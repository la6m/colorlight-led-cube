==> flow/design.v <==
module udp_panel_writer
                      #(parameter PORT_MSB = 16'h66)
                       (input  wire          clock,
                        input  wire          reset,
                        input  wire          udp_source_valid,
                        input  wire          udp_source_last,
                        output reg           udp_source_ready,
                        input  wire  [15:0]  udp_source_src_port,
                        input  wire  [15:0]  udp_source_dst_port,
                        input  wire  [31:0]  udp_source_ip_address,
                        input  wire  [15:0]  udp_source_length,
                        input  wire  [31:0]  udp_source_data,
                        input  wire  [3:0]   udp_source_error,
                        output reg [5:0]     ctrl_en,
                        output wire [3:0]    ctrl_wr,
                        output reg [15:0]    ctrl_addr,
                        output reg [23:0]    ctrl_wdat,
                        output reg led_reg
);
    assign ctrl_wr = 4'b0111;  
    localparam STATE_WAIT_PACKET = 2'b01, STATE_READ_DATA = 2'b10;
    reg [5:0] ctrl_en_reg;
    reg [1:0] udp_state;
    reg [15:0] source_port;
    reg [15:0] dest_port;
    reg [31:0] src_ip;
    reg [31:0] data;
    reg [1:0] byte_count;
    initial udp_source_ready <= 1'b0;
    always @(posedge clock) begin
        if (reset) begin
            udp_source_ready <= 1'b0;
            udp_state <= STATE_WAIT_PACKET;
            led_reg   <= 1'b1;
            ctrl_en_reg <= 6'b0;
            ctrl_addr <= 16'b0;
            ctrl_wdat <= 16'b0;
            ctrl_en   <= 1'b0;
	          data      <= 32'b0;
            byte_count <= 2'b0;
        end else begin
            ctrl_en <= 6'b0;
            case (udp_state)
                STATE_WAIT_PACKET : begin
                    udp_source_ready <= 1'b1;
                    if (udp_source_valid && (udp_source_dst_port[15:8] == PORT_MSB)) begin
                        ctrl_en_reg <= udp_source_dst_port[5:0];
                        if (!udp_source_last) begin
			                     data = {data[23:0],udp_source_data[7:0]};
			                     byte_count  <= 3'b1;
                           udp_state   <= STATE_READ_DATA;
                        end
                    end
                end
                STATE_READ_DATA : begin
                    if (udp_source_valid) begin
                        byte_count <= byte_count + 3'b1;
			                  data = {data[23:0],udp_source_data[7:0]};
			                  if (byte_count == 3'b11) begin
	                        ctrl_en          <= ctrl_en_reg;
	                        ctrl_addr        <= data[31:18];
	                        ctrl_wdat[23:16] <= data[17:12];
	                        ctrl_wdat[15:8]  <= data[11:6];
	                        ctrl_wdat[7:0]   <= data[5:0];
			                  end
                        if (udp_source_last) begin
                            udp_state <= STATE_WAIT_PACKET;
                        end
                    end
                end
            endcase
        end
    end
endmodule
# Reports on udp_panel_writer
# The steps from the RTL of udp_panel_writer to its reports follow in flow order.
# Lines are those of the file above, counted from 1.
# Cell names lack the library's common part.
# The mark -- stands for no value.
dict set report setup {
  design {udp_panel_writer}
  clock {clock}
  cell_library {sky130hd}
  pvt_corner {tt_025C_1v80}
}

# Word level
# Source: Yosys, flattened and elaborated, memories not mapped. Widths are those after wreduce. Registers that Yosys merges into a memory's read port (data or address) are not register bits. Print and check cells do not count. Equal cells are merged and count once.
dict set report word_totals {
  register_bits 73
  inputBits 120
}
dict set report op_classes {
  equal 8
  muxes 13
  n_reduce_logical 7
  bitwise 3
  add_sub_neg 1
}
# cell n
set ops {}
lappend ops {{24-bit 2-to-1 mux} 3}
lappend ops {{24-bit case mux with 2-bit select} 1}
lappend ops {{2-bit 2-to-1 mux} 7}
lappend ops {{2-bit != test (second input constant)} 4}
lappend ops {{8-bit by 7-bit == test with 1-bit output (second input constant)} 1}
lappend ops {{2-bit case mux with 2-bit select} 2}
lappend ops {{5-bit AND reduction} 1}
lappend ops {{2-bit == test (second input constant)} 2}
lappend ops {{4-bit AND reduction} 1}
lappend ops {{4-bit OR reduction} 1}
lappend ops {{1-bit inverter} 3}
lappend ops {{3-bit AND reduction} 1}
lappend ops {{2-bit by 1-bit adder with 2-bit output (second input constant)} 1}
lappend ops {{2-bit by 1-bit == test with 1-bit output (second input constant)} 1}
lappend ops {{2-bit AND reduction} 1}
lappend ops {{2-bit nonzero test} 1}
lappend ops {{1-bit logical AND} 1}

# Depth
# Yosys ltp: most cells in a row. Word level: on the elaborated netlist, between registers, memories and ports. Mapped: between sequential cells and ports; inverters and the memories' decode and read muxes count.
dict set report logic_depth {
  ltp_word 4
  abc_area 0
  ltp_mapped 7
}

# After synthesis
# Source: synth_stat.txt of the flow (Yosys; design flattened, memories mapped). It holds for the ABC_AREA given above (unset counts as 0); a run with the other value may have another netlist.
dict set report mapped {
  synth_area_um2 3592.2
  cell_count 425
  sequential_area_um2 1461.4
  ffs 73
}
# type n area_total_um2
set by_type {}
lappend by_type {dfxtp_1 73 1.46E+03}
lappend by_type {nand2_1 89 334.07}
lappend by_type {and4b_1 23 230.221}
lappend by_type {a21oi_1 38 190.182}
lappend by_type {a211oi_1 24 180.173}
lappend by_type {nor3b_1 23 172.666}
lappend by_type {a21o_1 20 150.144}
lappend by_type {o22ai_1 22 137.632}
lappend by_type {buf_4 15 112.608}
lappend by_type {buf_2 14 70.067}
lappend by_type {clkbuf_1 18 67.565}
lappend by_type {mux2i_1 6 60.058}
lappend by_type {buf_6 4 45.043}
lappend by_type {and2_1 6 37.536}
lappend by_type {nor2_1 10 37.536}
lappend by_type {nand3_1 5 25.024}
lappend by_type {nor2b_1 4 25.024}
lappend by_type {nor4b_4 1 23.773}
# Other cell types: 21; their cells: 30.

# Worst setup path after synthesis
# OpenSTA on the mapped netlist: ideal clock, no wires. The path of least setup slack (recovery checks aside). Input and output delay are each 20% of the period. Register names are those of the netlist, which keeps one name where synthesis merged equal registers.
dict set report synth_path {
  path_kind {register to register}
  startpoint {register udp_state}
  endpoint {register data[22]}
  tclk_ns 1.34
  t_required_ns 1.226
  arrival_ns 1.228
  path_delay_ns 1.342
  setup_slack_ns -0.001
  setup_ns 0.114
  t_first_pin_ns 0.000
  stages 7
  period_less_setup_slack_ns 1.341
}
# "path_delay_ns" = arrival - input delay + setup time.
# "stages": output pins that drive a net of the path, with the launching flip-flop's if there is one; two outputs of one cell count as two.
# "period_less_setup_slack_ns" = period - worst setup slack (recovery checks aside). The figure is calculated, with input and output delays left at 20% of the set period.
# Where an end lacks its bit number, it is one bit of the signal, or one of the new flip-flops if synthesis recoded a state register.
# A register here has more assigning lines than the two given.
dict set report synth_via {
  path_cell_list {dfxtp_1 -> buf_2 -> buf_2 -> and4b_1 -> a211oi_1 -> o22ai_1 -> a21o_1}
}
# element line
set synth_rtl {}
lappend synth_rtl {{start: declaration} 23} ;# reg [1:0] udp_state;
lappend synth_rtl {{start: assignment} 33} ;# udp_state <= STATE_WAIT_PACKET;
lappend synth_rtl {{start: assignment} 51} ;# udp_state   <= STATE_READ_DATA;
lappend synth_rtl {{end: assignment} 49} ;# data = {data[23:0],udp_source_data[7:0]};
lappend synth_rtl {{end: assignment} 58} ;# data = {data[23:0],udp_source_data[7:0]};
# Chain of elaborated cells between the ends: none given.

# Timing after layout
# From the final timing report of run A: the path of least setup slack in the routed layout; clock arrival at registers is part of the times.
dict set report layout_path {
  path_kind {register to register}
  startpoint {register udp_state}
  endpoint {register data[5]}
  t_required_ns 1.64
  setup_ns 0.10
  t_first_pin_ns 0.35
  stages 8
  arrival_ns 1.77
  setup_slack_ns -0.13
  tclk_ns 1.39
}
# Where an end lacks its bit number, it is one bit of the signal, or one of the new flip-flops if synthesis recoded a state register.
# A register here has more assigning lines than the two given.
dict set report layout_via {
  path_cell_list {dfxtp_4 -> buf_8 -> buf_6 -> buf_16 -> and4b_1 -> a211oi_2 -> o22ai_1 -> a21o_1}
}
# element line
set layout_rtl {}
lappend layout_rtl {{start: declaration} 23} ;# reg [1:0] udp_state;
lappend layout_rtl {{start: assignment} 33} ;# udp_state <= STATE_WAIT_PACKET;
lappend layout_rtl {{start: assignment} 51} ;# udp_state   <= STATE_READ_DATA;
lappend layout_rtl {{end: assignment} 49} ;# data = {data[23:0],udp_source_data[7:0]};
lappend layout_rtl {{end: assignment} 58} ;# data = {data[23:0],udp_source_data[7:0]};
# Chain of elaborated cells between the ends: none given.

Hand-over note for udp_panel_writer

udp_panel_writer through Yosys and OpenROAD on sky130hd: 2 stored runs, unordered, with their settings and measured results. The constraints put input and output delay at 20% of the set period each and load the outputs with 0.01 pF.
"achieved_clock_period_ns" means the clock period less the worst setup slack. The figure is calculated, with input and output delays left at 20% of the set period.
By "worst_path_time_ns" is meant the share of the clock period that the worst setup path is allowed (20% is reserved at inputs, 20% at outputs), minus its slack. Clock arrival times at its registers enter into it.
By "fin_power_uw" is meant OpenSTA's value without simulated activity: inputs other than the clock are taken to toggle once in ten clock periods, and the tool carries that through the logic.

# run A
==> flow/run.sh <==
#!/bin/bash
# the make line also repeats the synthesis and layout settings of config.mk as NAME=value (left out here)
make -C /OpenROAD-flow-scripts/flow DESIGN_CONFIG=/design/flow/config.mk WORK_HOME=/design/flow/orfs CLKGATE_MAP_FILE= finish
==> flow/config.mk <==
export PLATFORM = sky130hd
export DESIGN_NAME = udp_panel_writer
export DESIGN_NICKNAME = udp_panel_writer
export VERILOG_FILES = /design/flow/design.v
export SDC_FILE = /design/flow/constraint.sdc
export NUM_CORES = 4
export LEC_CHECK = 0
export CAP_MARGIN = 20
export CORE_MARGIN = 2
export CORE_UTILIZATION = 40
export SETUP_SLACK_MARGIN = 0.11
export SLEW_MARGIN = 20
==> flow/constraint.sdc <==
create_clock -name core_clock -period 1.39 [get_ports {clock}]
set_input_delay 0.2780 -clock core_clock [delete_from_list [all_inputs] [get_ports {clock}]]
set_output_delay 0.2780 -clock core_clock [all_outputs]
set_load 0.01 [all_outputs]

==> run A: results <==
synth_area_um2=3592.2
die_um2=9754.5
cell_area_final_um2=6159.7
final_util_pct=70.6
ws_setup_ns=-0.133
setup_tns_ns=-3.675
ws_hold_ns=0.401
fin_power_uw=4466
achieved_clock_period_ns=1.523
worst_path_time_ns=1.52
critical_path_type="register to register"

# run B
==> flow/run.sh <==
#!/bin/bash
# the make line also repeats the synthesis and layout settings of config.mk as NAME=value (left out here)
make -C /OpenROAD-flow-scripts/flow DESIGN_CONFIG=/design/flow/config.mk WORK_HOME=/design/flow/orfs CLKGATE_MAP_FILE= finish
==> flow/config.mk <==
export PLATFORM = sky130hd
export DESIGN_NAME = udp_panel_writer
export DESIGN_NICKNAME = udp_panel_writer
export VERILOG_FILES = /design/flow/design.v
export SDC_FILE = /design/flow/constraint.sdc
export NUM_CORES = 4
export LEC_CHECK = 0
export CAP_MARGIN = 20
export CORE_MARGIN = 9
export CORE_UTILIZATION = 61
export CTS_CLUSTER_SIZE = 99
export GPL_ROUTABILITY_DRIVEN = 1
export PLACE_DENSITY = 0.45
export SETUP_SLACK_MARGIN = 0.14
export SLEW_MARGIN = 0
==> flow/constraint.sdc <==
create_clock -name core_clock -period 1.01 [get_ports {clock}]
set_input_delay 0.2020 -clock core_clock [delete_from_list [all_inputs] [get_ports {clock}]]
set_output_delay 0.2020 -clock core_clock [all_outputs]
set_load 0.01 [all_outputs]

==> run B: results <==
outcome="did not finish, routing stopped with DPL-0038"

End of note.
