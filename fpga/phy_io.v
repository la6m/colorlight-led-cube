==> flow/design.v <==
`default_nettype none
module phy_sequencer(input wire clock,
                     input wire reset,
                     output reg phy_resetn,
                     output reg mdio_scl,
                     output reg mdio_sda,
                     output reg phy_init_done);
    reg [10:0]  phy_timer;
    reg [10:0]  mdio_timer;
    reg [31:0] mdio_message;
    reg [31:0] mdio_shreg;
    reg [5:0] mdio_bitcnt;
    reg mdio_busy;
    reg mdio_send;
    localparam MDIO_IDLE   = 5'b00001,
                MDIO_PRE   = 5'b00010,
                MDIO_CLOCK = 5'b00100,
                MDIO_POST  = 5'b01000;
    reg [4:0] mdio_state = MDIO_IDLE;
    always @(posedge clock) begin
        if (reset) begin
            mdio_state = MDIO_IDLE;
            mdio_busy <= 1'b0;
            mdio_scl <= 1'b0;
            mdio_sda <= 1'b1;
        end else begin
            case (mdio_state) 
                MDIO_IDLE : begin
                    mdio_busy   <= 1'b0;
                    mdio_timer  <= 10'd128;
                    mdio_bitcnt <= 6'd32;
                    mdio_shreg  <= mdio_message;
                    if (mdio_send) begin
                        mdio_busy   <= 1'b1;
                        mdio_state  <= MDIO_PRE;
                    end
                end
                MDIO_PRE : begin
                    mdio_scl   <= 1'b0;
                    mdio_sda   <= mdio_shreg[31];
                    mdio_timer <= mdio_timer - 1'b1;
                    if (mdio_timer[10]) begin
                        mdio_bitcnt <= mdio_bitcnt - 1'b1;
                        mdio_state  <= MDIO_CLOCK;
                        mdio_timer  <= 10'd256;
                    end
                end
                MDIO_CLOCK : begin
                    mdio_scl   <= 1'b1;
                    mdio_timer <= mdio_timer - 1'b1;
                    if (mdio_timer[10]) begin
                        mdio_state  <= MDIO_POST;
                        mdio_timer  <= 10'd128;
                    end
                end
                MDIO_POST : begin
                    mdio_scl   <= 1'b0;
                    mdio_timer <= mdio_timer - 1'b1;
                    if (mdio_timer[10]) begin
                        mdio_shreg <= {mdio_shreg[30:0],1'b0};
                        mdio_timer  <= 10'd128;
                        if (mdio_bitcnt != 0) begin
                            mdio_state <= MDIO_PRE;
                        end else begin
                            mdio_sda   <= 1'b1;
                            mdio_state <= MDIO_IDLE;
                        end
                    end     
                end
            endcase
        end
    end
    reg [4:0] phy_state;
    localparam PHY_RESET = 5'b00001,
               PHY_POSTRESET = 5'b00010,
               PHY_MDIO_PREAMBLE = 5'b00100,
               PHY_MDIO_INIT = 5'b01000,
               PHY_MDIO_DONE = 5'b10000;
    localparam REG_0_PHY_RESET = 1'b1,
               REG_0_INTERNAL_LOOPBACK = 1'b1,
               REG_0_SPEED_1000MBPS = 2'b10,
               REG_0_AUTO_NEGOTIATION = 1'b1,
               REG_0_POWER_DOWN = 1'b1,
               REG_0_ISOLATE = 1'b1,
               REG_0_RESTART_AUTONEGOTIATION = 1'b1,
               REG_0_FULL_DUPLEX = 1'b1,
               REG_0_COLLISION_TEST = 1'b1;
    localparam REG_10_DISABLE_AUTOMATIC_MDI_CROSSOVER = 1'b1,
               REG_10_TRANSMIT_DISABLE                = 1'b1,
               REG_10_INTERRUPT_DISABLE               = 1'b1,
               REG_10_FORCE_INTERRUPT                 = 1'b1,
               REG_10_BYPASS_4B5B_DECODER             = 1'b1,
               REG_10_BYPASS_SCRAMBLER                = 1'b1,
               REG_10_BYPASS_MLT3                     = 1'b1,
               REG_10_BYPASS_SYMBOL_ALIGN             = 1'b1,
               REG_10_ENABLE_LED_TRAFFIC_MODE         = 1'b1,
               REG_10_FORCE_LEDS_ON                   = 1'b1,
               REG_10_FORCE_LEDS_OFF                  = 1'b1,
               REG_10_FIFO_ELASTICITY_HIGH_LATENCY    = 1'b1;
    initial phy_init_done <= 1'b0;
    localparam PHYADDR = 5'b00000;
    localparam PHYINIT = 5'd5;
    reg [20:0] phy_init_values [31:0];
    initial begin
        phy_init_values[0] = { 5'b0,
                               ~REG_0_PHY_RESET,
                               ~REG_0_INTERNAL_LOOPBACK,
                                REG_0_SPEED_1000MBPS[0],
                                REG_0_AUTO_NEGOTIATION,
                                ~REG_0_POWER_DOWN,
                                ~REG_0_ISOLATE,
                                ~REG_0_RESTART_AUTONEGOTIATION,
                                REG_0_FULL_DUPLEX,
                                ~REG_0_COLLISION_TEST,
                                REG_0_SPEED_1000MBPS[1],
                                6'b0};
        phy_init_values[1] = { 5'h10,
                                1'b0,
                                ~REG_10_DISABLE_AUTOMATIC_MDI_CROSSOVER,
                                ~REG_10_TRANSMIT_DISABLE               ,
                                REG_10_INTERRUPT_DISABLE              ,
                                ~REG_10_FORCE_INTERRUPT                ,
                                ~REG_10_BYPASS_4B5B_DECODER            ,
                                ~REG_10_BYPASS_SCRAMBLER               ,
                                ~REG_10_BYPASS_MLT3                    ,
                                ~REG_10_BYPASS_SYMBOL_ALIGN            ,
                                ~REG_10_ENABLE_LED_TRAFFIC_MODE        ,
                                ~REG_10_FORCE_LEDS_ON                  ,
                                ~REG_10_FORCE_LEDS_OFF                 ,
                                2'b00,
                                REG_10_FIFO_ELASTICITY_HIGH_LATENCY};
        phy_init_values[2] = { 5'h1C,
                               1'b1,  
                               5'b01010,  
                               4'b0,  
                               1'b0,  
                               1'b0,  
                               4'b1};  
        phy_init_values[3] = { 5'h1C,
                               1'b1,
                               5'b01011,
                               2'b00, 
                               1'b0,   
                               1'b0,   
                               1'b0,   
                               1'b0,   
                               1'b0,   
                               1'b0,   
                               2'b00};
        phy_init_values[4] = { 5'h09,
                               3'b0,  
                               1'b0,  
                               1'b0,  
                               1'b0,  
                               1'b1,  
                               1'b1,  
                               8'b0
                             };
    end
    reg [6:0] init_counter;
    always @(posedge clock) begin
        if (reset) begin
            phy_resetn <= 1'b0;
            phy_state  <= PHY_RESET;
            phy_timer  <= 300;
            phy_init_done = 1'b0;
            init_counter  <= 7'b0;
        end else begin
            mdio_send    <= 1'b0;
            case (phy_state)
                PHY_RESET : begin
                    phy_resetn <= 1'b0;
                    phy_timer  <= phy_timer - 11'b1;
                    if (phy_timer[10]) begin
                        phy_timer  <= 511;
                        phy_resetn <= 1'b1;
                        phy_state  <= PHY_POSTRESET;
                    end
                end
                PHY_POSTRESET : begin
                    phy_timer  <= phy_timer - 11'b1;
                    if (phy_timer[10]) begin
                        init_counter <= 7'b0;
                        mdio_message <= 32'hFFFFFFFF;
                        phy_state    <= PHY_MDIO_INIT;
                        mdio_send    <= 1'b1;
                    end
                end
                PHY_MDIO_INIT : begin
                    if (~mdio_busy & ~mdio_send) begin
                        if (init_counter == PHYINIT) begin
                            phy_state    <= PHY_MDIO_DONE;
                        end else begin
                            mdio_message <= {4'b0101,PHYADDR,phy_init_values[init_counter][20:16],2'b10,phy_init_values[init_counter][15:0]};
                            init_counter <= init_counter + 1'b1;
                            mdio_send    <= 1'b1;
                        end
                    end
                end
                PHY_MDIO_DONE : begin
                    phy_init_done <= 1'b1;
                end
            endcase
        end
    end
endmodule
# --- From RTL to reports: phy_sequencer ---
# The steps from the RTL of phy_sequencer to its reports follow in flow order.
# Lines are those of the file above, counted from 1.
inputs:
  design: "phy_sequencer"
  clock: "clock"
  library: "sky130hd"
  lib_corner: "tt_025C_1v80"

# --- Word level ---
# Counts by Yosys on the flattened word-level netlist (proc, flatten, opt, wreduce; memories kept). Print and check cells are left out.
# Yosys's memory passes give these memory sizes; they may raise the number of words (mostly to a power of two), join words into wider ones and drop unused or constant bits.
bits:
  out_inout_bits: 4
  rom_bits: 416
  register_bits: 115
  clocked_rd_ports_x_width: 13
  mem_count: 1
  word_cells: 100
  inputBits: 2
classes:
  n_reduce_logical: 19
  add_sub_neg: 4
  muxes: 39
  n_eq: 19
  n_logic: 4
mem_list:
  columns: ["memory", "size", "word_bits", "rd", "write_ports", "line_no", "source"]
  rows:
  - ["phy_init_values", 32, 13, 1, 0, 103, "reg [20:0] phy_init_values [31:0];"]
ops:
  columns: ["op", "n"]
  rows:
  - ["32-bit parallel mux with 2-bit select", 2]
  - ["32-bit two-way mux", 4]
  - ["5-bit two-way mux", 10]
  - ["11-bit parallel mux with 3-bit select", 1]
  - ["11-bit two-way mux", 3]
  - ["11-bit by 1-bit subtractor with 11-bit output (second input constant)", 2]
  - ["11-bit parallel mux with 2-bit select", 1]
  - ["7-bit two-way mux", 3]
  - ["2-bit inequality test (second input constant)", 10]
  - ["5-bit parallel mux with 4-bit select", 1]
  - ["5-bit AND reduction", 3]
  - ["5-bit parallel mux with 3-bit select", 1]
  - ["7-bit parallel mux with 2-bit select", 1]
  - ["2-bit nonzero test", 6]
  - ["6-bit parallel mux with 2-bit select", 1]
  - ["5-bit by 1-bit == test with 1-bit output (second input constant)", 2]
  - ["5-bit by 2-bit == test with 1-bit output (second input constant)", 2]
  - ["5-bit by 4-bit == test with 1-bit output (second input constant)", 2]
  - ["3-bit AND reduction", 3]
  - ["7-bit by 1-bit adder with 7-bit output (second input constant)", 1]
  - ["7-bit by 3-bit == test with 1-bit output (second input constant)", 1]
  - ["6-bit by 1-bit subtractor with 6-bit output (second input constant)", 1]
  - ["6-bit nonzero test", 1]
  - ["6-bit two-way mux", 1]
  - ["1-bit parallel mux with 2-bit select", 3]
  - ["1-bit two-way mux", 6]
  - ["5-bit by 3-bit == test with 1-bit output (second input constant)", 1]
  - ["5-bit == test (second input constant)", 1]
# Not listed: further kinds 8, cells in them 11.

# --- Logic depth ---
# Depth = most cells in a row (Yosys ltp): at word level without a register or memory, in the mapped netlist without a sequential cell, where the memories' decode and read muxes count.
depth:
  ltp_word: 6
  ABC_AREA: 0
  depth_mapped: 9
  depth_no_buf: 9

# --- Netlist ---
# Source: synth_stat.txt of the flow (Yosys; design flattened, memories mapped). It holds for the ABC_AREA given above (unset counts as 0); a run with the other value may have another netlist.
mapped:
  ffs: 98
  buffers: 14
  seqArea_um2: 2552.4
  mapped_cells: 402
  synth_area_um2: 4197.8
types:
  columns: ["type", "n", "type_area_um2"]
  rows:
  - ["sky130_fd_sc_hd__edfxtp_1", 59, 1.77E+03]
  - ["sky130_fd_sc_hd__dfxtp_1", 39, 780.749]
  - ["sky130_fd_sc_hd__nand2_1", 91, 341.578]
  - ["sky130_fd_sc_hd__nor2_1", 41, 153.898]
  - ["sky130_fd_sc_hd__xnor2_1", 14, 122.618]
  - ["sky130_fd_sc_hd__ha_1", 8, 100.096]
  - ["sky130_fd_sc_hd__xor2_1", 11, 96.342]
  - ["sky130_fd_sc_hd__nand2b_1", 15, 93.84]
  - ["sky130_fd_sc_hd__a21oi_1", 14, 70.067]
  - ["sky130_fd_sc_hd__inv_1", 16, 60.058]
  - ["sky130_fd_sc_hd__nor4_1", 8, 50.048]
  - ["sky130_fd_sc_hd__clkbuf_1", 13, 48.797]
  - ["sky130_fd_sc_hd__a211oi_1", 6, 45.043]
  - ["sky130_fd_sc_hd__nand3_1", 8, 40.038]
  - ["sky130_fd_sc_hd__nor3_1", 7, 35.034]
  - ["sky130_fd_sc_hd__nand3b_1", 4, 30.029]
  - ["sky130_fd_sc_hd__nor2b_1", 4, 25.024]
  - ["sky130_fd_sc_hd__o21ai_0", 4, 20.019]
# Other cell types: 26; their cells: 40.

# --- Timing after synthesis ---
# Source: OpenSTA report_checks on the synthesized netlist (no wires, ideal clock, input and output delay 20% of the period each), path of least setup slack; recovery checks are left aside. Register names are those of the netlist, which keeps one name where synthesis merged equal registers.
synth_timing:
  kind: "register -> register"
  start: "reg mdio_state[3]"
  end: "reg mdio_shreg[0]"
  t_first_pin_ns: 0.000
  n_path_buf: 1
  arrival_time_ns: 2.714
  setup_time_ns: 0.432
  path_stages: 5
  period_ns: 4.38
  delay_ns: 3.146
  slack_ns: 1.234
  t_required_ns: 3.948
  synth_period_reached_ns: 3.146
# "delay_ns" is the arrival time less input delay plus setup time.
# "path_stages": output pins that drive a net of the path, with the launching flip-flop's if there is one; two outputs of one cell count as two.
# "synth_period_reached_ns" is the clock period less the worst setup slack; recovery checks do not enter. This is arithmetic on one report: input and output delays are still those of the set period (20% each).
# Between the ends stands the longest chain of elaborated cells between them, by number of cells; it is not shown to be the way that was timed. Of several equally long chains one is given.
# Each line given opens the expression or statement behind the cell; cells for indexed reads and writes are added by Yosys, which also makes memories of some case tables.
# At most two assigning lines are given for a register; there are more.
# Only ways into the end's enable, where the timed path ends, are counted here.
synth_between:
  cell_sequence: "sky130_fd_sc_hd__dfxtp_1 -> sky130_fd_sc_hd__clkbuf_1 -> sky130_fd_sc_hd__nor4b_2 -> sky130_fd_sc_hd__nand2_1 -> sky130_fd_sc_hd__a21oi_1"
  elab_chain_cells: 3
  cone_cells: 5
  cone_lines: 1
  cone_classes: "eq/ne: 3; reduce/logical: 2"
synth_lines:
  columns: ["element", "line_no", "source"]
  rows:
  - ["start: declaration", 19, "reg [4:0] mdio_state = MDIO_IDLE;"]
  - ["start: assignment", 22, "mdio_state = MDIO_IDLE;"]
  - ["start: assignment", 35, "mdio_state  <= MDIO_PRE;"]
  - ["5-bit by 1-bit == test with 1-bit output", 27, "case (mdio_state)"]
  - ["2-bit nonzero test", null, null]
  - ["3-bit AND reduction", null, null]
  - ["end: assignment", 32, "mdio_shreg  <= mdio_message;"]
  - ["end: assignment", 60, "mdio_shreg <= {mdio_shreg[30:0],1'b0};"]
  - ["end: declaration", 11, "reg [31:0] mdio_shreg;"]

# --- Timing after layout ---
# From the final timing report of run 2: the path of least setup slack in the routed layout; clock arrival at registers is part of the times.
layout_timing:
  kind: "input -> register"
  start: "in reset"
  end: "reg (name not given)"
  slack_ns: 3.53
  in_delay_ns: 1.40
  period_ns: 6.99
  path_stages: 4
  arrival_time_ns: 3.69
  setup_time_ns: 0.10
  t_required_ns: 7.22
  n_path_buf: 1
  t_first_pin_ns: 1.40
layout_between:
  cell_sequence: "sky130_fd_sc_hd__clkdlybuf4s50_1 -> sky130_fd_sc_hd__a311o_1 -> sky130_fd_sc_hd__or4_2 -> sky130_fd_sc_hd__and3_1"
layout_lines:
  columns: ["element", "line_no", "source"]
  rows:
  - ["start: declaration", 3, "input wire reset,"]
# No chain of elaborated cells between the ends is given.

Data sheet: physical implementation of phy_sequencer

Stored flow runs of phy_sequencer (2 of them; Yosys, OpenROAD, sky130hd). They differ in their settings and are not a sequence. Constraints: input delay and output delay 20% of the set period each, output load 0.01 pF.
"period_reached_ns" = clock period - worst setup slack. The figure is calculated, with input and output delays left at 20% of the set period.
"worst_path_ns" means the part of the period allowed to the worst setup path (the constraints hold back 20% at inputs and 20% at outputs) less its slack; where the path has registers, the arrival times of their clocks count too.
"total_power_w" rests on the timing tool's default activity at the inputs, not on a simulated workload.

--- run 1 ---
==> flow/run.sh <==
#!/bin/bash
# the make line also repeats the synthesis and layout settings of config.mk as NAME=value (left out here)
make -C /OpenROAD-flow-scripts/flow DESIGN_CONFIG=/design/flow/config.mk WORK_HOME=/design/flow/orfs CLKGATE_MAP_FILE= finish
==> flow/config.mk <==
export PLATFORM = sky130hd
export DESIGN_NAME = phy_sequencer
export DESIGN_NICKNAME = phy_sequencer
export VERILOG_FILES = /design/flow/design.v
export SDC_FILE = /design/flow/constraint.sdc
export NUM_CORES = 4
export LEC_CHECK = 0
export CAP_MARGIN = 25
export CELL_PAD_IN_SITES_DETAIL_PLACEMENT = 2
export CORE_ASPECT_RATIO = 1.56
export CORE_MARGIN = 2
export CORE_UTILIZATION = 55
export CTS_CLUSTER_SIZE = 43
export MIN_ROUTING_LAYER = met1
export PLACE_DENSITY_LB_ADDON = 0.03
export SETUP_SLACK_MARGIN = 0.4
export SLEW_MARGIN = 20
==> flow/constraint.sdc <==
create_clock -name core_clock -period 2.52 [get_ports {clock}]
set_input_delay 0.5040 -clock core_clock [delete_from_list [all_inputs] [get_ports {clock}]]
set_output_delay 0.5040 -clock core_clock [all_outputs]
set_load 0.01 [all_outputs]

==> results, as YAML <==
outcome: "unfinished; error DPL-0033 in placement"

--- run 2 ---
==> flow/run.sh <==
#!/bin/bash
# the make line also repeats the synthesis and layout settings of config.mk as NAME=value (left out here)
make -C /OpenROAD-flow-scripts/flow DESIGN_CONFIG=/design/flow/config.mk WORK_HOME=/design/flow/orfs CLKGATE_MAP_FILE= finish
==> flow/config.mk <==
export PLATFORM = sky130hd
export DESIGN_NAME = phy_sequencer
export DESIGN_NICKNAME = phy_sequencer
export VERILOG_FILES = /design/flow/design.v
export SDC_FILE = /design/flow/constraint.sdc
export NUM_CORES = 4
export LEC_CHECK = 0
export CAP_MARGIN = 20
export CORE_MARGIN = 2
export CORE_UTILIZATION = 19
export CTS_CLUSTER_SIZE = 39
export GPL_TIMING_DRIVEN = 1
export MIN_ROUTING_LAYER = met2
export SETUP_SLACK_MARGIN = 1.39
export SLEW_MARGIN = 20
==> flow/constraint.sdc <==
create_clock -name core_clock -period 6.99 [get_ports {clock}]
set_input_delay 1.3980 -clock core_clock [delete_from_list [all_inputs] [get_ports {clock}]]
set_output_delay 1.3980 -clock core_clock [all_outputs]
set_load 0.01 [all_outputs]

==> results, as YAML <==
results:
  layout_stdcell_area_um2: 4874.7
  worst_path_ns: 2.06
  path_kind: "input -> register"
  worstSetupSlack_ns: 3.530
  dieArea_um2: 23299.0
  total_power_w: 0.0012
  synth_chip_area_um2: 4197.8
  period_reached_ns: 3.460
  fin_util_pct: 22.4
  holdWs_ns: 0.469
  tns_setup_ns: 0.000
